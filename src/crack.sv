==> flow/design.v <==
module crack(input logic clk, input logic rst_n,
             input logic en, output logic rdy,
             output logic [23:0] key, output logic key_valid,
             output logic [7:0] ct_addr, input logic [7:0] ct_rddata
			 , output logic [7:0] final_wrdata, input logic mem_en, output logic checked, 
			output logic final_wren, output logic [7:0] final_addr, input logic [27:0] initKey, input logic found, input logic resume);
    reg [4:0] curr_state, next_state;
	reg pt_wren, check_en, check_rdy, arc_en, arc_rdy;
	reg [7:0] pt_addr, pt_wrdata;
	reg [27:0] myKey;
	wire [7:0] check_addr, pt_rddata, arc_pt_addr, arc_pt_wrdata, fill_addr;
	wire valid, check_wren, arc_pt_wren;
	wire [27:0] noKey;
	reg set_valid, set_key, fill_en;
    pt_mem pt(.address(pt_addr), .clock(clk), .data(pt_wrdata), .wren(pt_wren), .q(pt_rddata));
    arc4 a4(.clk(clk), .rst_n(rst_n), .en(arc_en), .rdy(arc_rdy), .key(myKey[23:0]), .ct_addr(ct_addr), .ct_rddata(ct_rddata), 
			.pt_addr(arc_pt_addr), .pt_rddata(pt_rddata), .pt_wrdata(arc_pt_wrdata), .pt_wren(arc_pt_wren));
	check ch(.addr(check_addr), .clk(clk), .rst_n(rst_n), .wren(check_wren), .rddata(pt_rddata), .key_valid(valid), .rdy(check_rdy), .en(check_en), .checked(checked));  
	fill_mem fm(.clk(clk), .rst_n(rst_n), .en(fill_en), .pt_wren(fill_wren), .fill_wren(final_wren), .write_to_addr(final_addr), 
				.fill_wrdata(final_wrdata), .pt_rddata(pt_rddata), .read_from_addr(fill_addr), .rdy(fill_rdy));  
	always_ff @ (posedge clk, negedge rst_n) begin 
		if(~rst_n) 			key_valid = 0; 
		else if(en) 		key_valid = 0; 
		else if(set_valid)	key_valid = valid; 
	end
	always_ff @ (posedge clk, negedge rst_n) begin 
		if(~rst_n) 			begin key = initKey[23:0]; 	myKey = initKey;   end 
		else if (en) 		begin key = initKey[23:0]; 	myKey = initKey;   end
		else if (set_key) 	begin key = key + 2;		myKey = myKey + 2; end
	end
	assign noKey = (myKey > 28'h0FFFFFF);
	always_ff @(posedge clk, negedge rst_n) begin 
		if(~rst_n) 		curr_state = 5'b00000;
		else if(noKey)	curr_state = 5'b00000;
		else			curr_state = next_state;
	end
	always_comb begin 
		case(curr_state)
			5'b00000: 	next_state = en ? 5'b10010 : 5'b00000;
			5'b10010: 	next_state = 5'b10011;
			5'b10011: 	next_state = ~arc_rdy ? 5'b00001 : 5'b10011;
			5'b00001:	next_state = (arc_rdy && ~arc_en) ? 5'b00010 : 5'b00001;
			5'b00010: 	next_state = 5'b00011;
			5'b00011: 	next_state = (resume && ~check_en && check_rdy) ? 5'b00100 : 5'b00011;
			5'b00100: 	next_state = key_valid ? 5'b10101 : 5'b00101;  
			5'b00101: 	next_state = found ? 5'b00000 : 5'b00110;
			5'b00110: 	next_state = 5'b00111;
			5'b00111: 	next_state = ~arc_rdy ? 5'b00111 : 5'b00001;
			5'b10101: 	next_state = mem_en ? 5'b01000 : 5'b10101;
			5'b01000: 	next_state = 5'b01001;
			5'b01001: 	next_state = (fill_rdy && ~fill_en) ? 5'b00000 : 5'b01001;			
			default: 	next_state = 5'bx; 
		endcase
	end
	always_comb begin 
		case(curr_state)
			5'b00000: 	begin arc_en = 0; check_en = 0; fill_en = 0; set_valid = 0; pt_addr = arc_pt_addr; pt_wrdata = arc_pt_wrdata; pt_wren = arc_pt_wren; rdy = 1; set_key = 0; end  
			5'b10010: 	begin arc_en = 1; check_en = 0; fill_en = 0; set_valid = 0; pt_addr = arc_pt_addr; pt_wrdata = arc_pt_wrdata; pt_wren = arc_pt_wren; rdy = 1; set_key = 0; end  
			5'b10011: 	begin arc_en = 0; check_en = 0; fill_en = 0; set_valid = 0; pt_addr = arc_pt_addr; pt_wrdata = arc_pt_wrdata; pt_wren = arc_pt_wren; rdy = 0; set_key = 0; end  
			5'b00001: 	begin arc_en = 0; check_en = 0; fill_en = 0; set_valid = 0; pt_addr = arc_pt_addr; pt_wrdata = arc_pt_wrdata; pt_wren = arc_pt_wren; rdy = 0; set_key = 0; end  
			5'b00010: 	begin arc_en = 0; check_en = 1; fill_en = 0; set_valid = 0; pt_addr = check_addr;  pt_wrdata = 8'b0; 		  pt_wren = check_wren;  rdy = 0; set_key = 0; end  
			5'b00011: 	begin arc_en = 0; check_en = 0; fill_en = 0; set_valid = 1; pt_addr = check_addr;  pt_wrdata = 8'b0; 		  pt_wren = check_wren;  rdy = 0; set_key = 0; end  
			5'b00100: 	begin arc_en = 0; check_en = 0; fill_en = 0; set_valid = 0; pt_addr = arc_pt_addr; pt_wrdata = arc_pt_wrdata; pt_wren = arc_pt_wren; rdy = 0; set_key = 0; end  
			5'b00101: 	begin arc_en = 0; check_en = 0; fill_en = 0; set_valid = 0; pt_addr = arc_pt_addr; pt_wrdata = arc_pt_wrdata; pt_wren = arc_pt_wren; rdy = 0; set_key = 1; end  
			5'b00110: 	begin arc_en = 1; check_en = 0; fill_en = 0; set_valid = 0; pt_addr = arc_pt_addr; pt_wrdata = arc_pt_wrdata; pt_wren = arc_pt_wren; rdy = 0; set_key = 0; end  
			5'b00111: 	begin arc_en = 0; check_en = 0; fill_en = 0; set_valid = 0; pt_addr = arc_pt_addr; pt_wrdata = arc_pt_wrdata; pt_wren = arc_pt_wren; rdy = 0; set_key = 0; end  
			5'b10101: 	begin arc_en = 0; check_en = 0; fill_en = 0; set_valid = 0; pt_addr = arc_pt_addr; pt_wrdata = arc_pt_wrdata; pt_wren = arc_pt_wren; rdy = 0; set_key = 0; end  
			5'b01000: 	begin arc_en = 0; check_en = 0; fill_en = 1; set_valid = 0; pt_addr = fill_addr;   pt_wrdata = 8'b0; 		  pt_wren = fill_wren; 	 rdy = 0; set_key = 0; end  
			5'b01001: 	begin arc_en = 0; check_en = 0; fill_en = 0; set_valid = 0; pt_addr = fill_addr;   pt_wrdata = 8'b0; 		  pt_wren = fill_wren; 	 rdy = 0; set_key = 0; end  
			default: 	begin arc_en = 1'bx; check_en = 1'bx; set_valid = 1'bx; pt_addr = 8'bx; pt_wrdata = 8'bx; pt_wren = 1'bx; rdy = 1'bx; set_key = 1'bx; end
		endcase
	end
endmodule: crack
module check(input logic clk, input logic [7:0] rddata, input logic rst_n, output logic rdy, input en,
			   output logic wren, output logic [7:0] addr, output logic key_valid, output logic checked);
	reg [4:0] curr_state, next_state;
	reg [8:0] i;
	reg [7:0] val;
	reg [7:0] size;
	reg set_ia, set_size, set_val, set_checked;
	wire done;
	always_ff @ (posedge clk, negedge rst_n) begin 
		if(~rst_n) 		begin 	i = 0; addr = 0; end
		else if(en) 	begin 	i = 0; addr = 0; end
		else if(set_ia) begin i = i + 1; addr = addr + 1; end
	end
	always_ff @ (posedge clk, negedge rst_n) begin 
		if(~rst_n)  		size = 255;
		else if(en)  		size = 255;
		else if(set_size) 	size = rddata;
	end
	always_ff @ (posedge clk, negedge rst_n) begin 
		if(~rst_n)  		val = 8'b0;
		else if(en)  		val = 8'b0;
		else if (set_val) 	val = rddata;
	end
	always_ff @ (posedge clk, negedge rst_n) begin 
		if(~rst_n) 			 checked = 0;  
		else if(en) 		 checked = 0;
		else if(set_checked) checked = 1; 
	end
	assign done = (i > size);
	assign wren = 0; 
	always_ff @ (posedge clk, negedge rst_n) begin 
		if(~rst_n) 		 	curr_state = 5'b00000;
		else if (done) 		curr_state = 5'b01111;
		else 				curr_state = next_state;
	end
	always_comb begin 
		case(curr_state)
			5'b00000: 	next_state = en ? 5'b10010 : 5'b00000;
			5'b10010: 	next_state = 5'b00001;
			5'b00001: 	next_state = 5'b00010;
			5'b00010: 	next_state = 5'b00011;
			5'b00011: 	next_state = 5'b00100;
			5'b00100: 	next_state = (val >= 8'h20 && val <= 8'h7E) ? 5'b00001 : 5'b10100;  
			5'b10100:		next_state = 5'b00000;
			5'b01111: 		next_state = 5'b00000;
			default: 	next_state = 5'bx;
		endcase
	end
	always_comb begin 
		case(curr_state)
			5'b00000: 	begin set_ia = 0; set_size = 0; set_val = 0; key_valid = 1'b0; rdy = 1; set_checked = 0; end  
			5'b10010: 	begin set_ia = 0; set_size = 0; set_val = 0; key_valid = 1'b0; rdy = 0; set_checked = 0; end  
			5'b00001: 	begin set_ia = 1; set_size = 1; set_val = 0; key_valid = 1'b0; rdy = 0; set_checked = 0; end  
			5'b00010: 	begin set_ia = 0; set_size = 0; set_val = 0; key_valid = 1'b0; rdy = 0; set_checked = 0; end  
			5'b00011: 	begin set_ia = 0; set_size = 0; set_val = 1; key_valid = 1'b0; rdy = 0; set_checked = 0; end  
			5'b00100: 	begin set_ia = 1; set_size = 0; set_val = 0; key_valid = 1'b0; rdy = 0; set_checked = 0; end  
			5'b10100: 	begin set_ia = 0; set_size = 0; set_val = 0; key_valid = 1'b0; rdy = 1; set_checked = 1; end  
			5'b01111: 		begin set_ia = 0; set_size = 0; set_val = 0; key_valid = 1'b1; rdy = 1; set_checked = 1; end  
			default: 	begin set_ia = 1'bx; set_size = 1'bx; set_val = 1'bx; key_valid = 1'bx; rdy = 1'bx; set_checked = 1'bx; end
		endcase
	end
endmodule: check
# Tool chain data of check
# What the tools print for check, step after step.
# Line numbers count from 1 in the design file above.
# Operators: Yosys type, input widths -> output width; for muxes data width and select width s.
# Library cell names are shortened.
# The mark n/a stands for no value.
[inputs]
top = "check"
clk_port = "clk"
library = "sky130hd"
corner = "tt_025C_1v80"

# Word level
# Counts by Yosys on the flattened word-level netlist (proc, flatten, opt, wreduce; memories kept). Register bits leave out memories and registers merged into their read ports (data or address). Print and check cells are left out. Cells with the same type and inputs are merged into one.
# Memory sizes are those after Yosys's memory passes, which may raise the word count (mostly to a power of two), join words into wider ones and drop unused or constant bits.
[classes]
n_reduce_logical = 7
muxes = 14
addsub = 2
n_cmp = 3
n_eq = 7
[op_table]
columns = ["cell", "n"]
rows = [
  ["$mux 8", 6],
  ["$pmux 5 s7", 1],
  ["$mux 9", 2],
  ["$mux 5", 3],
  ["$eq 5x2->1 const B", 2],
  ["$eq 5x5->1 const B", 2],
  ["$add 9x1->9 const B", 1],
  ["$gt 9x8->1", 1],
  ["$reduce_bool 2->1", 4],
  ["$add 8x1->8 const B", 1],
  ["$ge 8x6->1 const B", 1],
  ["$le 8x7->1 const B", 1],
  ["$eq 5x1->1 const B", 1],
  ["$eq 5x3->1 const B", 1],
  ["$eq 5x4->1 const B", 1],
  ["$logic_not 5->1", 1],
  ["$reduce_or 2->1", 1],
  ["$mux 1", 2],
  ["$logic_and 1x1->1", 1],
]
[bits]
in_bits = 11
ff_bits = 39
output_inout_bits = 12
mem_count = 1
wordCells = 40
mem_bits_ro = 192
[memory_table]
columns = ["memory", "size", "width", "rd", "wr", "line_no", "source"]
rows = [
  ["(no name shown)", 32, 6, 1, 0, 123, "case(curr_state)"],
]

# Depth
# Yosys ltp: most cells in a row. Word level: on the elaborated netlist, between registers, memories and ports. Mapped: between sequential cells and ports; inverters and the memories' decode and read muxes count.
[depth]
ltp_word = 5
ABC_AREA = 0
depth_mapped = 7
mapped_depth_nobuf = 7

# Mapped cells and area
# The flow's flattened synthesis, as Yosys stat reports it; memories are mapped. The netlist is that of the ABC_AREA named above (0 if unset); the other value can give another one.
[types]
columns = ["cell", "n", "type_area_um2"]
rows = [
  ["dfrtp_1", 31, 775.744],
  ["dfstp_2", 8, 210.202],
  ["ha_1", 10, 125.12],
  ["mux2i_1", 11, 110.106],
  ["nor2_1", 26, 97.594],
  ["o211ai_1", 13, 97.594],
  ["xor2_1", 10, 87.584],
  ["nand2_1", 18, 67.565],
  ["o2111ai_1", 5, 43.792],
  ["inv_1", 11, 41.29],
  ["o21ai_0", 8, 40.038],
  ["a21oi_1", 7, 35.034],
  ["nand3_1", 7, 35.034],
  ["buf_4", 4, 30.029],
  ["o221ai_1", 3, 26.275],
  ["xnor2_1", 3, 26.275],
  ["or3_1", 4, 25.024],
  ["buf_6", 2, 22.522],
]
# Other cell types: 21; their cells: 36.
[mapped]
synth_area_um2 = 2134.5
cells = 217
seq_area_um2 = 985.9
n_buf = 13
flip_flops = 39

# Worst setup path after synthesis
# Source: OpenSTA report_checks on the synthesized netlist (no wires, ideal clock, input and output delay 20% of the period each), path of least setup slack; recovery checks are left aside. Register names are those of the netlist, which keeps one name where synthesis merged equal registers.
[synth_timing]
path_type = "flip-flop to flip-flop"
startpoint = "reg size[7]"
endpoint = "reg curr_state[0]"
t_first_pin_ps = 0
arrival_time_ps = 1578
clock_period_ps = 2460
path_buffers = 0
delay_ps = 1726
setup_time_ps = 148
driving_pins = 7
setup_slack_ps = 734
required_time_ps = 2312
period_less_setup_slack_ps = 1726
# "delay_ps" = arrival - input delay + setup time.
# "driving_pins": output pins that drive a net of the path, with the launching flip-flop's if there is one; two outputs of one cell count as two.
# "period_less_setup_slack_ps" = period - worst setup slack (recovery checks aside). The figure is calculated, with input and output delays left at 20% of the set period.
# The rows between start and end are the longest chain of elaborated cells between them; the timing report does not say that the signal goes this way. Where chains are equally long, one stands for them.
# A line is the first line of the expression or statement that the cell stems from. Yosys adds cells for indexed reads and writes and turns some case tables into memories.
# A register here has more assigning lines than the two given.
[synth_between]
cell_sequence = "dfstp_2 > inv_1 > ha_1 > a211oi_1 > nand2_1 > o211ai_1 > o221ai_1"
elab_chain_cells = 2
cells_between = 2
cone_lines = 2
classes_between = "1 x compare; 1 x mux"
[synth_lines]
columns = ["element", "line_no", "source"]
rows = [
  ["start, declared", 79, "reg [7:0] size;"],
  ["start, assigned", 88, "if(~rst_n) size = 255;"],
  ["start, assigned", 90, "else if(set_size) size = rddata;"],
  ["$gt 9x8->1", 102, "assign done = (i > size);"],
  ["$mux 5", 106, "else if (done) curr_state = 5'b01111;"],
  ["end, assigned", 106, ""],
  ["end, assigned", 107, "else curr_state = next_state;"],
  ["end, declared", 76, "reg [4:0] curr_state, next_state;"],
]

# Timing after layout
# From the final timing report of flow run 2: the path of least setup slack in the routed layout; clock arrival at registers is part of the times.
# The report prints the path's times to 10 ps; the period is as set.
[layout_timing]
path_type = "flip-flop to flip-flop"
startpoint = "reg size[7]"
endpoint = "reg curr_state[0]"
clock_period_ps = 1750
arrival_time_ps = 1920
t_first_pin_ps = 290
setup_slack_ps = 0
setup_time_ps = 120
driving_pins = 8
path_buffers = 1
required_time_ps = 1920
# The rows between start and end are the longest chain of elaborated cells between them; the timing report does not say that the signal goes this way. Where chains are equally long, one stands for them.
# A register here has more assigning lines than the two given.
[layout_between]
cell_sequence = "dfstp_2 > inv_1 > ha_4 > nand4b_1 > or3_1 > o211ai_1 > buf_4 > o221ai_2"
elab_chain_cells = 2
cells_between = 2
cone_lines = 2
classes_between = "1 x compare; 1 x mux"
[layout_lines]
columns = ["element", "line_no", "source"]
rows = [
  ["start, declared", 79, "reg [7:0] size;"],
  ["start, assigned", 88, "if(~rst_n) size = 255;"],
  ["start, assigned", 90, "else if(set_size) size = rddata;"],
  ["$gt 9x8->1", 102, "assign done = (i > size);"],
  ["$mux 5", 106, "else if (done) curr_state = 5'b01111;"],
  ["end, assigned", 106, ""],
  ["end, assigned", 107, "else curr_state = next_state;"],
  ["end, declared", 76, "reg [4:0] curr_state, next_state;"],
]

# Design check on sky130hd. What follows are 2 stored runs of the flow, each under its own settings; their order means nothing. The constraints put input and output delay at 20% of the set period each and load the outputs with 0.01 pF.
# By "achieved_clock_period_ps" is meant the clock period of the run minus its worst setup slack. This is arithmetic on one report: input and output delays are still those of the set period (20% each).
# "worst_setup_path_time_ps" means the part of the period allowed to the worst setup path (the constraints hold back 20% at inputs and 20% at outputs) less its slack; where the path has registers, the arrival times of their clocks count too.
# By "fin_power_mw" is meant OpenSTA's value without simulated activity: inputs other than the clock are taken to toggle once in ten clock periods, and the tool carries that through the logic.
# "worst_setup_path_time_ps" is known to 10 ps.

[[run]]
name = "flow run 1"
[run.settings]
period_ns = 1.75
CORE_UTILIZATION = 57
PLACE_DENSITY_LB_ADDON = 0.27
CORE_ASPECT_RATIO = 0.63
CELL_PAD_IN_SITES_GLOBAL_PLACEMENT = 2
TNS_END_PERCENT = 45
ABC_AREA = 0
CTS_CLUSTER_DIAMETER = 170
SLEW_MARGIN = 25
MIN_ROUTING_LAYER = "met1"
CAP_MARGIN = 20
CORE_MARGIN = 2
[run.results]
outcome = "no results, placement failed with FLW-0024"

[[run]]
name = "flow run 2"
[run.settings]
period_ns = 1.75
CAP_MARGIN = 20
CORE_MARGIN = 2
CORE_UTILIZATION = 40
SLEW_MARGIN = 20
[run.results]
final_setup_ws_ps = -3
fin_power_mw = 3.167
achieved_clock_period_ps = 1753
finalCellArea_um2 = 2795.2
ys_area_um2 = 2134.5
worst_setup_path_time_ps = 1750
critical_path_kind = "flip-flop to flip-flop"
total_die_area_um2 = 5936.7
setup_tns_ps = -3
