==> flow/design.v <==
module ksa(input logic clk, input logic rst_n,
           input logic en, output logic rdy,
           input logic [23:0] key,
           output logic [7:0] addr, input logic [7:0] rddata, output logic [7:0] wrdata, output logic wren);
	reg [8:0] i, j, tmp;
	reg [4:0] curr_state, next_state;
	wire done;
	wire [8:0] k;
	wire [7:0] myKey [2:0];
	reg set_wrdata, set_tmp, set_j, set_i;
	assign myKey[0] = key[23:16];
	assign myKey[1] = key[15:8];
	assign myKey[2] = key[7:0];
	always_ff @(posedge clk, negedge rst_n) begin 
		if(~rst_n)		curr_state = 5'b00000;
		else if (done)  curr_state = 5'b00000;
		else 			curr_state = next_state;
	end
	always_comb begin 
		case(curr_state)
			5'b00000: 	next_state = (en) ? 5'b10010 : 5'b00000;
			5'b10010: 	next_state = 5'b00001;
			5'b00001: 	next_state = 5'b01111;
			5'b01111: 	next_state = 5'b00010;
			5'b00010: 	next_state = 5'b00011;
			5'b00011: 	next_state = 5'b00100; 
			5'b00100: 	next_state = 5'b00101;
			5'b00101: 	next_state = 5'b00001;
			default: 	next_state = 4'bxxxx;
		endcase	
	end
	always_comb begin
		case(curr_state)
			5'b00000: 	begin set_i = 0; 	set_j = 0;	 set_tmp = 0; 		wren = 0; set_wrdata = 0; 				addr = 0; rdy = 1; end  
			5'b10010: 	begin set_i = 0; 	set_j = 0;	 set_tmp = 0; 		wren = 0; set_wrdata = 0; 				addr = 0; rdy = 1; end  
			5'b00001: 	begin set_i = 0; 	set_j = 0; 	 set_tmp = 0; 		wren = 0; set_wrdata = 0;	 			addr = i; rdy = 0; end  
			5'b01111: 	begin set_i = 0; 	set_j = 1; 	 set_tmp = 1; 		wren = 0; set_wrdata = 0; 				addr = i; rdy = 0; end  
			5'b00010: 	begin set_i = 0; 	set_j = 0; 	 set_tmp = 0; 		wren = 0; set_wrdata = 0; 				addr = j; rdy = 0; end  
			5'b00011: 	begin set_i = 0; 	set_j =	0;   set_tmp = 0; 		wren = 1; set_wrdata = 1; 				addr = j; rdy = 0; end  
			5'b00100: 	begin set_i = 0; 	set_j = 0;   set_tmp = 0; 		wren = 1; set_wrdata = 0; 				addr = i; rdy = 0; end  
			5'b00101: 	begin set_i = 1;	set_j = 0;	 set_tmp = 0; 		wren = 0; set_wrdata = 0; 				addr = i; rdy = 0; end  
			default: 	begin set_i = 1'bx; set_j = 1'bx;set_tmp = 1'bx; 	wren = 1'bx; set_wrdata = 8'bx; addr = 8'bx;  rdy = 0; end
		endcase	
	end	
	always_ff @ (posedge clk, negedge rst_n) begin 
		if(~rst_n) 		i = 0; 
		else if(en) 	i = 0;
		else if(set_i)	i = i + 1; 
	end
	always_ff @ (posedge clk, negedge rst_n) begin 
		if(~rst_n) 		j = 0; 
		else if (en) 	j = 0;
		else if(set_j)	j = k;	
	end
	always_ff @ (posedge clk, negedge rst_n) begin
		if (~rst_n) 	 tmp = 0; 
		else if(set_tmp) tmp = rddata;
	end
	always_ff @ (posedge clk) begin 
		if (set_wrdata == 0)
			wrdata = tmp;
		else if (set_wrdata == 1)
			wrdata = rddata;
	end
	assign k = ((j + rddata + myKey[i % 3]) % 256);
	assign done = (i > 255) && ~en ? 1 : 0;
endmodule: ksa
# Reports on ksa
# What the tools print for ksa, step after step.
# Line numbers count from 1 in the design file above.
# Cell names lack the library's common part.
# A cell with n/a has no value.
# design
design,ksa
clk_port,clk
cell_library,sky130hd
lib_corner,tt_025C_1v80

# Elaborated design
# Counts by Yosys on the flattened word-level netlist (proc, flatten, opt, wreduce; memories kept). Register bits leave out memories and registers merged into their read ports (data or address). Print and check cells are left out. Cells with the same type and inputs are merged into one.
# word_totals
regBits,38
input_bits,35
output_inout_bits,18
wordCells,50
# op_classes
add_sub_neg,3
div_mod_pow,1
cmp,1
n_eq,9
mux,16
n_logic,1
reduce_and_logical,14
# op_table
operator,n
modulo 9 x 2 -> 32 bit with constant B,1
parallel mux 8 bit (select 3 bit),2
parallel mux 5 bit (select 7 bit),1
two-way mux 8 bit,3
OR reduction 7 bit,3
two-way mux 9 bit,2
adder 8 bit,2
== test 5 x 2 -> 1 bit with constant B,2
== test 5 x 3 -> 1 bit with constant B,2
two-way mux 5 bit,2
adder 9 x 1 -> 9 bit with constant B,1
greater-than comparator 9 x 8 -> 1 bit with constant B,1
OR reduction 2 bit,4
parallel mux 1 bit (select 2 bit),4
OR reduction 6 bit,1
== test 5 x 1 -> 1 bit with constant B,1
== test 5 x 4 -> 1 bit with constant B,1
== test 5 bit with constant B,1
logical NOT 5 bit,1
nonzero test 2 bit,2
OR reduction 4 bit,1
== test 2 x 1 -> 1 bit with constant B,1
== test 2 bit with constant B,1
logical NOT 2 bit,1
two-way mux 1 bit,2
logical AND 1 bit,1
NOT 1 bit,1

# Depth
# Longest topological path by Yosys (ltp), each cell counted once; first at word level (registers and memories cut), then after technology mapping (sequential cells cut; the memories' decode and read muxes count).
# logic_depth
depth_word,6
ABC_AREA,0
mapped_depth,37
depth_no_buf,33

# Synthesis result
# Yosys stat after the flow's synthesis: flattened, memories mapped to cells. It holds for the ABC_AREA given above (unset counts as 0); a run with the other value may have another netlist.
# by_type
type,n,area_total_um2
dfrtp_1,32,800.768
ha_1,15,187.68
dfxtp_1,8,160.154
fa_1,8,160.154
nor2_1,36,135.13
xnor2_1,15,131.376
a21oi_1,23,115.11
mux2_2,10,112.608
nand2_1,27,101.347
o21ai_0,20,100.096
inv_1,20,75.072
a22o_1,8,70.067
a22oi_1,8,60.058
clkbuf_1,16,60.058
mux2i_1,6,60.058
or3_1,8,50.048
nor3_1,9,45.043
nand3_1,8,40.038
# Other cell types: 51; their cells: 88.
# synth_totals
cell_count,365
yosys_area_um2,3186.8
ffs,41
n_buf,26

# Timing after synthesis
# Path of least setup slack by OpenSTA after synthesis, without wires, with an ideal clock, recovery checks aside; 20% of the period is set as input and as output delay. Where synthesis merged equal registers, the netlist keeps one of their names.
# synth_path
path_type,reg2reg
startpoint,register i[7]
endpoint,register j[7]
clock_period_ns,8.0
setup_ns,0.078
t_first_pin_ns,0.000
arrival_ns,6.962
path_slack_ns,0.960
delay_ns,7.040
path_stages,36
n_path_buf,4
synth_period_reached_ns,7.04
# "delay_ns" = arrival - input delay + setup time.
# "path_stages": output pins that drive a net of the path, with the launching flip-flop's if there is one; two outputs of one cell count as two.
# "synth_period_reached_ns" is the clock period less the worst setup slack; recovery checks do not enter. This is arithmetic on one report: input and output delays are still those of the set period (20% each).
# Between the ends stands the longest chain of elaborated cells between them, by number of cells; it is not shown to be the way that was timed. Of several equally long chains one is given.
# Each line given opens the expression or statement behind the cell; cells for indexed reads and writes are added by Yosys, which also makes memories of some case tables.
# A register here has more assigning lines than the two given.
# synth_between
cell_sequence,dfrtp_1 -> buf_2 -> clkbuf_1 -> ha_1 -> and4b_1 -> a221oi_2 -> or2_2 -> buf_6 -> a31oi_1 -> o21a_1 -> o211ai_2 -> ha_1 -> a31oi_1 -> o211ai_1 -> a31oi_1 -> xnor2_1 -> ha_1 -> nor2_1 -> o2111ai_1 -> a21oi_2 -> mux2_1 -> ha_1 -> clkbuf_1 -> a21oi_1 -> fa_1 -> inv_1 -> ha_1 -> fa_1 -> a21oi_1 -> nor2_1 -> nor2_1 -> o21bai_1 -> a21oi_1 -> xnor2_1 -> or3_1 -> a21oi_1
elab_chain_cells,6
cone_cells,8
cone_classes,add/sub: 1; div: 1; eq/ne: 2; mux: 3; reduce/logical: 1
# synth_rtl
item,line,source
from (decl),5,"reg [8:0] i, j, tmp;"
from (assign),46,if(~rst_n) i = 0;
from (assign),48,else if(set_i) i = i + 1;
modulo 9 x 2 -> 32 bit,65,assign k = ((j + rddata + myKey[i % 3]) % 256);
== test 2 bit,65,
parallel mux 8 bit (select 3 bit),65,
adder 8 bit,65,
two-way mux 8 bit,53,else if(set_j) j = k;
two-way mux 8 bit,52,else if (en) j = 0;
to (assign),52,
to (assign),53,

# Path in the finished layout
# From the final timing report of flow run B: the path of least setup slack in the routed layout; clock arrival at registers is part of the times.
# layout_path
path_type,reg2reg
startpoint,register i[7]
endpoint,register j[7]
clock_period_ns,5.86
setup_ns,0.07
t_first_pin_ns,0.28
arrival_ns,6.87
path_slack_ns,-0.81
path_stages,34
n_path_buf,8
# Between the ends stands the longest chain of elaborated cells between them, by number of cells; it is not shown to be the way that was timed. Of several equally long chains one is given.
# A register here has more assigning lines than the two given.
# layout_between
cell_sequence,dfrtp_1 -> buf_6 -> buf_6 -> ha_4 -> and4b_1 -> a221oi_4 -> or2_4 -> or3_1 -> o21a_1 -> o211ai_2 -> ha_2 -> a31oi_2 -> o211ai_1 -> a31oi_2 -> buf_4 -> or4_4 -> a21oi_4 -> buf_6 -> xnor2_1 -> ha_2 -> buf_8 -> buf_4 -> buf_6 -> buf_4 -> a22oi_1 -> nor2_1 -> a21oi_1 -> fa_1 -> inv_1 -> ha_1 -> a21oi_2 -> xnor2_1 -> or3_1 -> a21oi_2
elab_chain_cells,6
cone_cells,8
cone_classes,add/sub: 1; div: 1; eq/ne: 2; mux: 3; reduce/logical: 1
# layout_rtl
item,line,source
from (decl),5,"reg [8:0] i, j, tmp;"
from (assign),46,if(~rst_n) i = 0;
from (assign),48,else if(set_i) i = i + 1;
modulo 9 x 2 -> 32 bit,65,assign k = ((j + rddata + myKey[i % 3]) % 256);
== test 2 bit,65,
parallel mux 8 bit (select 3 bit),65,
adder 8 bit,65,
two-way mux 8 bit,53,else if(set_j) j = k;
two-way mux 8 bit,52,else if (en) j = 0;
to (assign),52,
to (assign),53,

# Module ksa, platform sky130hd: 2 stored runs of the flow (Yosys, OpenROAD) with differing settings, in no particular order. Input and output delays are each 20% of the period that was set; the output load is 0.01 pF.
# "period_reached_ns" = clock period - worst setup slack. The figure is calculated, with input and output delays left at 20% of the set period.
# A setting shown as n/a is not set for that run.
# Results: n/a = not shown.
item,flow run A,flow run B
period_ns,4.99,5.86
CORE_UTILIZATION,56,25
PLACE_DENSITY_LB_ADDON,0.06,n/a
CELL_PAD_IN_SITES_GLOBAL_PLACEMENT,1,3
CELL_PAD_IN_SITES_DETAIL_PLACEMENT,1,2
ABC_AREA,1,n/a
GPL_ROUTABILITY_DRIVEN,0,n/a
CTS_CLUSTER_SIZE,55,10
SLEW_MARGIN,40,20
CAP_MARGIN,20,20
CORE_MARGIN,2,10
SETUP_SLACK_MARGIN,n/a,1.01
HOLD_SLACK_MARGIN,n/a,0.28
GPL_TIMING_DRIVEN,n/a,0
MIN_ROUTING_LAYER,n/a,met1
MAX_ROUTING_LAYER,n/a,met5
cell_area_final_um2,n/a,4619.4
holdWs_ns,n/a,0.472
tns_ns,n/a,-3.303
total_die_area_um2,n/a,17663.7
ys_area_um2,n/a,3186.8
period_reached_ns,n/a,6.666
setup_ws_ns,n/a,-0.806
# Flow run A: not finished: placement ended with error FLW-0024
