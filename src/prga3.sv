==> flow/design.v <==
module prga(input logic clk, input logic rst_n,
            input logic en, output logic rdy,
            input logic [23:0] key,
            output logic [7:0] s_addr, input logic [7:0] s_rddata, output logic [7:0] s_wrdata, output logic s_wren,
            output logic [7:0] ct_addr, input logic [7:0] ct_rddata,
            output logic [7:0] pt_addr, input logic [7:0] pt_rddata, output logic [7:0] pt_wrdata, output logic pt_wren);
		reg [7:0] i, j, tmp1, tmp2, tmp3, size, ct_addr_val;
		reg [8:0] k;
		reg [4:0] curr_state, next_state;		
		reg set_i, set_j, set_k, set_s_wrdata, set_pt_wrdata, set_size, set_tmp1, set_tmp2, set_tmp3;
		reg [2:0] set_tmps, set_counters;
		wire [7:0] next_j, new_addr;
		always_ff @ (posedge clk, negedge rst_n) begin 
			if(~rst_n) 			i = 1; 
			else if(en)			i = 1; 
			else if(set_i)		i = (i + 1) % 256; 		
		end
		always_ff @ (posedge clk, negedge rst_n) begin 
			if(~rst_n) 		j = 0; 
			else if(en)	 	j = 0; 
			else if(set_j)	j = next_j;	
		end
		always_ff @ (posedge clk, negedge rst_n) begin 
			if(~rst_n) 		k = 1; 
			else if(en) 	k = 1; 
			else if(set_k)	k = k + 1;	
		end
		always_ff @ (posedge clk, negedge rst_n) begin
			if (~rst_n) 	 	tmp1 = 0; 
			else if(set_tmp1) 	tmp1 = s_rddata;
		end
		always_ff @ (posedge clk, negedge rst_n) begin 
			if (~rst_n) 	 	tmp2 = 0;
			else if(set_tmp2)	tmp2 = s_rddata;
		end
		always_ff @ (posedge clk, negedge rst_n) begin 
			if (~rst_n) 	 	tmp3 = 0;
			else if(set_tmp3)	tmp3 = s_rddata;
		end
		always_ff @ (posedge clk, negedge rst_n) begin 
			if (~rst_n) 	 	size = 255;
			else if (en) 	 	size = 255;
			else if(set_size)	size = ct_rddata;
		end
		always_ff @ (posedge clk) begin 
			if (~set_s_wrdata ) 	s_wrdata = tmp1; 
			else if(set_s_wrdata) s_wrdata = s_rddata;
		end
		always_ff @ (posedge clk) begin 
			if (~set_pt_wrdata ) 	pt_wrdata = ct_rddata; 
			else if(set_pt_wrdata) 	pt_wrdata = ct_rddata ^ tmp3;
		end
		assign next_j = (j + s_rddata) % 256;
		assign new_addr = (tmp1 + tmp2) % 256;
		assign done = ((k > size) && ~en) ? 1 : 0; 
		assign ct_addr = ct_addr_val;
		always_ff @ (posedge clk, negedge rst_n) begin 
			if (~rst_n) 	 curr_state = 5'b00000;
			else if (done) 	 curr_state = 5'b00000; 
			else 			 curr_state = next_state;
		end
		always_comb begin 
			case(curr_state)
				5'b00000: 	next_state = (en) ? 5'b00001 : 5'b00000; 
				5'b00001: 	next_state = 5'b01111;
				5'b01111: 	next_state = 5'b00010;
				5'b00010: 	next_state = 5'b10000;
				5'b10000: 	next_state = 5'b00011;
				5'b00011: 	next_state = 5'b00100;
				5'b00100: 	next_state = 5'b00101; 
				5'b00101: 	next_state = 5'b00110;
				5'b00110: 	next_state = 5'b00111;
				5'b00111: 	next_state = 5'b01000;
				5'b01000: 	next_state = 5'b01001;
				5'b01001: 	next_state = 5'b00001;
				default: 	next_state = 4'bxxxx;
			endcase
		end
		always_comb begin 
			case(curr_state)
				5'b00000: 	begin set_counters = 3'b000; set_tmps = 3'b000; s_wren = 1'b0; set_s_wrdata = 1'b0; s_addr = 8'd1; 		pt_wren = 1'b0; set_pt_wrdata = 1'b0; pt_addr = 8'b0; 		ct_addr_val = 8'b0; 	set_size = 1'b0; rdy = 1'b1; end  
				5'b00001:	begin set_counters = 3'b000; set_tmps = 3'b000; s_wren = 1'b0; set_s_wrdata = 1'b0; s_addr = i; 		pt_wren = 1'b0; set_pt_wrdata = 1'b0; pt_addr = 8'b0; 		ct_addr_val = 8'b0; 	set_size = 1'b0; rdy = 1'b0; end 
				5'b01111: 	begin set_counters = 3'b010; set_tmps = 3'b100; s_wren = 1'b0; set_s_wrdata = 1'b0; s_addr = i; 		pt_wren = 1'b1; set_pt_wrdata = 1'b0; pt_addr = 8'b0; 		ct_addr_val = 8'b0; 	set_size = 1'b1; rdy = 1'b0; end  
				5'b00010: 	begin set_counters = 3'b000; set_tmps = 3'b000; s_wren = 1'b0; set_s_wrdata = 1'b0; s_addr = j; 		pt_wren = 1'b0; set_pt_wrdata = 1'b0; pt_addr = 8'b0; 		ct_addr_val = 8'b0; 	set_size = 1'b0; rdy = 1'b0; end  
				5'b10000: 	begin set_counters = 3'b000; set_tmps = 3'b000; s_wren = 1'b0; set_s_wrdata = 1'b0; s_addr = j; 		pt_wren = 1'b0; set_pt_wrdata = 1'b0; pt_addr = 8'b0; 		ct_addr_val = 8'b0; 	set_size = 1'b0; rdy = 1'b0; end  
				5'b00011: 	begin set_counters = 3'b000; set_tmps = 3'b010; s_wren = 1'b1; set_s_wrdata = 1'b1; s_addr = j; 		pt_wren = 1'b0; set_pt_wrdata = 1'b0; pt_addr = 8'b0; 		ct_addr_val = 8'b0; 	set_size = 1'b0; rdy = 1'b0; end  
				5'b00100: 	begin set_counters = 3'b000; set_tmps = 3'b000; s_wren = 1'b1; set_s_wrdata = 1'b0; s_addr = i; 		pt_wren = 1'b0; set_pt_wrdata = 1'b0; pt_addr = 8'b0; 		ct_addr_val = 8'b0; 	set_size = 1'b0; rdy = 1'b0; end  
				5'b00101: 	begin set_counters = 3'b000; set_tmps = 3'b000; s_wren = 1'b0; set_s_wrdata = 1'b1; s_addr = new_addr;	pt_wren = 1'b0; set_pt_wrdata = 1'b0; pt_addr = 8'b0; 		ct_addr_val = 8'b0; 	set_size = 1'b0; rdy = 1'b0; end  
				5'b00110: 	begin set_counters = 3'b000; set_tmps = 3'b000; s_wren = 1'b0; set_s_wrdata = 1'b1; s_addr = new_addr;	pt_wren = 1'b0; set_pt_wrdata = 1'b0; pt_addr = 8'b0; 		ct_addr_val = k[7:0]; 	set_size = 1'b0; rdy = 1'b0; end  
				5'b00111: 	begin set_counters = 3'b000; set_tmps = 3'b001; s_wren = 1'b0; set_s_wrdata = 1'b1; s_addr = i;			pt_wren = 1'b0; set_pt_wrdata = 1'b1; pt_addr = 8'b0; 		ct_addr_val = k[7:0]; 	set_size = 1'b0; rdy = 1'b0; end  
				5'b01000: 	begin set_counters = 3'b000; set_tmps = 3'b000; s_wren = 1'b0; set_s_wrdata = 1'b1; s_addr = i;			pt_wren = 1'b1; set_pt_wrdata = 1'b1; pt_addr = k[7:0]; 	ct_addr_val = 8'b0; 	set_size = 1'b0; rdy = 1'b0; end  
				5'b01001: 	begin set_counters = 3'b101; set_tmps = 3'b000; s_wren = 1'b0; set_s_wrdata = 1'b1; s_addr = i;			pt_wren = 1'b1; set_pt_wrdata = 1'b0; pt_addr = k[7:0];		ct_addr_val = 8'b0; 	set_size = 1'b0; rdy = 1'b0; end  
				default: 	begin set_counters = 3'bxxx; set_tmps = 3'bxxx; s_wren = 1'bx; set_s_wrdata = 1'bx; s_addr = i;			pt_wren = 1'bx; set_pt_wrdata = 1'b1; pt_addr = 8'b0; 		ct_addr_val = 8'b0; 	set_size = 1'b0; rdy = 1'b0; end  
			endcase
			 {set_tmp1, set_tmp2, set_tmp3 } = set_tmps;
			 {set_i, set_j, set_k} = set_counters;
		end
endmodule: prga
[Reports on prga]
What the tools print for prga, step after step.
Line numbers count from 1 in the design file above.
Library cell names are shortened.
A cell with - has no value.
Design
  design top: prga
  clock port: clk
  library: sky130hd
  library corner: tt_025C_1v80

[After elaboration]
Source: Yosys, flattened and elaborated, memories not mapped. Widths are those after wreduce. Registers that Yosys merges into a memory's read port (data or address) are not register bits. Print and check cells do not count. Equal cells are merged and count once.
Operators by class
  reduce/logical cells: 19
  bitwise gates (word level): 2
  equality and inequality tests: 11
  add/subtract/negate cells: 4
  multiplexer cells: 24
  $lt $le $gt $ge: 1
Operator list (count)
  2-to-1 mux 8 bit: 10
  parallel mux 5 bit (select 12 bit): 1
  OR reduction 10 bit: 3
  parallel mux 8 bit (select 3 bit): 1
  equality test 5 x 3 -> 1 bit with constant B: 4
  OR reduction 9 bit: 2
  2-to-1 mux 9 bit: 2
  adder 8 bit: 2
  equality test 5 x 4 -> 1 bit with constant B: 3
  OR reduction 6 bit: 2
  parallel mux 3 bit (select 4 bit): 1
  equality test 5 x 2 -> 1 bit with constant B: 2
  adder 9 x 1 -> 9 bit with constant B: 1
  greater-than comparator 9 x 8 -> 1 bit: 1
  parallel mux 3 bit (select 3 bit): 1
  nonzero test 2 bit: 4
  OR reduction 2 bit: 4
  adder 8 x 1 -> 8 bit with constant B: 1
  XOR 8 bit: 1
  OR reduction 3 bit: 2
  parallel mux 1 bit (select 2 bit): 3
  equality test 5 x 1 -> 1 bit with constant B: 1
  equality test 5 bit with constant B: 1
  zero test 5 bit: 1
  2-to-1 mux 5 bit: 1
  2-to-1 mux 1 bit: 4
  logical AND 1 bit: 1
  inverter 1 bit: 1
Storage and ports
  bits in registers: 78
  output and inout bits: 43
  elaborated cells: 71
  input bits: 51

[Logic depth]
Yosys ltp: most cells in a row. Word level: on the elaborated netlist, between registers, memories and ports. Mapped: between sequential cells and ports; inverters and the memories' decode and read muxes count.
Logic depth
  depth after elaboration: 5
  ABC_AREA: 0
  gate-level depth with buffers: 8
  gate-level depth less buffers: 7

[Mapped cells and area]
Source: synth_stat.txt of the flow (Yosys; design flattened, memories mapped). It holds for the ABC_AREA given above (unset counts as 0); a run with the other value may have another netlist.
Cells by type
  dfrtp_1: count 58, total area 1.45E+03 um^2
  mux2_2: count 34, total area 382.867 um^2
  dfxtp_1: count 16, total area 320.307 um^2
  ha_1: count 24, total area 300.288 um^2
  dfstp_2: count 11, total area 289.027 um^2
  nor2_1: count 35, total area 131.376 um^2
  xnor2_1: count 15, total area 131.376 um^2
  nand2_1: count 33, total area 123.869 um^2
  a21oi_1: count 18, total area 90.086 um^2
  nor2b_1: count 14, total area 87.584 um^2
  a21boi_0: count 10, total area 75.072 um^2
  o21ai_0: count 15, total area 75.072 um^2
  xor2_1: count 8, total area 70.067 um^2
  o211ai_1: count 9, total area 67.565 um^2
  a211oi_1: count 7, total area 52.55 um^2
  mux2i_1: count 5, total area 50.048 um^2
  nand4_1: count 8, total area 50.048 um^2
  inv_1: count 13, total area 48.797 um^2
Other cell types: 27; their cells: 73.
Mapped netlist
  buffer cells: 14
  chip area (Yosys): 4334.2 um^2
  mapped cells: 406
  mapped flip-flops: 85

[Timing after synthesis]
Path of least setup slack by OpenSTA after synthesis, without wires, with an ideal clock, recovery checks aside; 20% of the period is set as input and as output delay. Where synthesis merged equal registers, the netlist keeps one of their names.
Path after synthesis
  kind: register to output
  start: register tmp1[0]
  end: output s_addr[6]
  stages on the path: 8
  clock period: 4.02 ns
  data required time: 3.216 ns
  external output delay: 0.804 ns
  path slack: 1.387 ns
  launch time at the first pin: 0.000 ns
  path delay: 1.829 ns
  data arrival time: 1.829 ns
  synthesis period reached: 2.633 ns
"path delay" is the arrival time less input delay plus setup time.
At an output port there is no setup time.
"stages on the path": output pins that drive a net of the path, with the launching flip-flop's if there is one; two outputs of one cell count as two.
"synthesis period reached" is the clock period less the worst setup slack; recovery checks do not enter. This is arithmetic on one report: input and output delays are still those of the set period (20% each).
The rows between start and end are the longest chain of elaborated cells between them; the timing report does not say that the signal goes this way. Where chains are equally long, one stands for them.
A line is the first line of the expression or statement that the cell stems from. Yosys adds cells for indexed reads and writes and turns some case tables into memories.
Between the ends, after synthesis
  path through: dfrtp_1 > ha_1 > fa_1 > a21oi_1 > o21ai_0 > mux2_2 > o21ai_0 > a22oi_1
  cells in the longest elaborated chain: 2
  elaborated cells on any way between the ends: 2
  RTL lines with such cells: 2
  classes of those cells: 1 x add/sub; 1 x mux
RTL lines, path after synthesis
  from (decl): RTL line 7  | reg [7:0] i, j, tmp1, tmp2, tmp3, size, ct_addr_val;
  from (assign): RTL line 29  | if (~rst_n) tmp1 = 0;
  from (assign): RTL line 30  | else if(set_tmp1) tmp1 = s_rddata;
  adder 8 bit: RTL line 54  | assign new_addr = (tmp1 + tmp2) % 256;
  parallel mux 8 bit (select 3 bit): RTL line 80  | case(curr_state)
  to (decl): RTL line 4  | output logic [7:0] s_addr, input logic [7:0] s_rddata, output logic [7:0] s_wrdata, output logic s_wren,

[Timing after layout]
From the final timing report of flow run 1: the path of least setup slack in the routed layout; clock arrival at registers is part of the times.
Path after layout
  kind: register to output
  start: register tmp1[0]
  end: output s_addr[6]
  path slack: -0.25 ns
  external output delay: 0.50 ns
  stages on the path: 9
  data required time: 2.00 ns
  launch time at the first pin: 0.37 ns
  clock period: 2.5 ns
  data arrival time: 2.25 ns
The rows between start and end are the longest chain of elaborated cells between them; the timing report does not say that the signal goes this way. Where chains are equally long, one stands for them.
Between the ends, after layout
  path through: dfrtp_1 > ha_4 > fa_2 > a21oi_2 > o21ai_2 > mux2_2 > o21ai_2 > a22oi_2 > buf_2
  cells in the longest elaborated chain: 2
  elaborated cells on any way between the ends: 2
  RTL lines with such cells: 2
  classes of those cells: 1 x add/sub; 1 x mux
RTL lines, path after layout
  from (decl): RTL line 7  | reg [7:0] i, j, tmp1, tmp2, tmp3, size, ct_addr_val;
  from (assign): RTL line 29  | if (~rst_n) tmp1 = 0;
  from (assign): RTL line 30  | else if(set_tmp1) tmp1 = s_rddata;
  adder 8 bit: RTL line 54  | assign new_addr = (tmp1 + tmp2) % 256;
  parallel mux 8 bit (select 3 bit): RTL line 80  | case(curr_state)
  to (decl): RTL line 4  | output logic [7:0] s_addr, input logic [7:0] s_rddata, output logic [7:0] s_wrdata, output logic s_wren,

Measured data: module prga, platform sky130hd, 2 stored runs of the flow under differing settings, order arbitrary. Input and output delays are each 20% of the period that was set; the output load is 0.01 pF.

Flow run 1
==> flow/run.sh <==
#!/bin/bash
# the make line also repeats the synthesis and layout settings of config.mk as NAME=value (left out here)
make -C /OpenROAD-flow-scripts/flow DESIGN_CONFIG=/design/flow/config.mk WORK_HOME=/design/flow/orfs CLKGATE_MAP_FILE= finish
==> flow/config.mk <==
export PLATFORM = sky130hd
export DESIGN_NAME = prga
export DESIGN_NICKNAME = prga
export VERILOG_FILES = /design/flow/design.v
export SDC_FILE = /design/flow/constraint.sdc
export NUM_CORES = 4
export LEC_CHECK = 0
export CAP_MARGIN = 20
export CORE_MARGIN = 2
export CORE_UTILIZATION = 40
export SETUP_SLACK_MARGIN = 0.54
export SLEW_MARGIN = 20
==> flow/constraint.sdc <==
create_clock -name core_clock -period 2.5 [get_ports {clk}]
set_input_delay 0.5000 -clock core_clock [delete_from_list [all_inputs] [get_ports {clk}]]
set_output_delay 0.5000 -clock core_clock [all_outputs]
set_load 0.01 [all_outputs]

==> results of flow run 1 <==
chip area after synthesis (Yosys): 4334.2 um^2
die area: 11684.5 um^2
standard-cell area of the final layout: 6189.7 um^2
worst setup slack after layout: -0.245 ns
total negative slack: -0.816 ns

Flow run 2
==> flow/run.sh <==
#!/bin/bash
# the make line also repeats the synthesis and layout settings of config.mk as NAME=value (left out here)
make -C /OpenROAD-flow-scripts/flow DESIGN_CONFIG=/design/flow/config.mk WORK_HOME=/design/flow/orfs CLKGATE_MAP_FILE= finish
==> flow/config.mk <==
export PLATFORM = sky130hd
export DESIGN_NAME = prga
export DESIGN_NICKNAME = prga
export VERILOG_FILES = /design/flow/design.v
export SDC_FILE = /design/flow/constraint.sdc
export NUM_CORES = 4
export LEC_CHECK = 0
export ABC_AREA = 1
export CAP_MARGIN = 20
export CELL_PAD_IN_SITES_DETAIL_PLACEMENT = 0
export CORE_MARGIN = 2
export CORE_UTILIZATION = 20
export CTS_CLUSTER_DIAMETER = 358
export GPL_ROUTABILITY_DRIVEN = 0
export GPL_TIMING_DRIVEN = 0
export MIN_ROUTING_LAYER = met1
export PLACE_DENSITY_LB_ADDON = 0.29
export SETUP_SLACK_MARGIN = -0.06
export SLEW_MARGIN = 20
export TNS_END_PERCENT = 20
==> flow/constraint.sdc <==
create_clock -name core_clock -period 1.43 [get_ports {clk}]
set_input_delay 0.2860 -clock core_clock [delete_from_list [all_inputs] [get_ports {clk}]]
set_output_delay 0.2860 -clock core_clock [all_outputs]
set_load 0.01 [all_outputs]

==> results of flow run 2 <==
chip area after synthesis (Yosys): 4569.4 um^2
die area: 24071.5 um^2
standard-cell area of the final layout: 6411.1 um^2
worst setup slack after layout: -0.835 ns
total negative slack: -14.073 ns
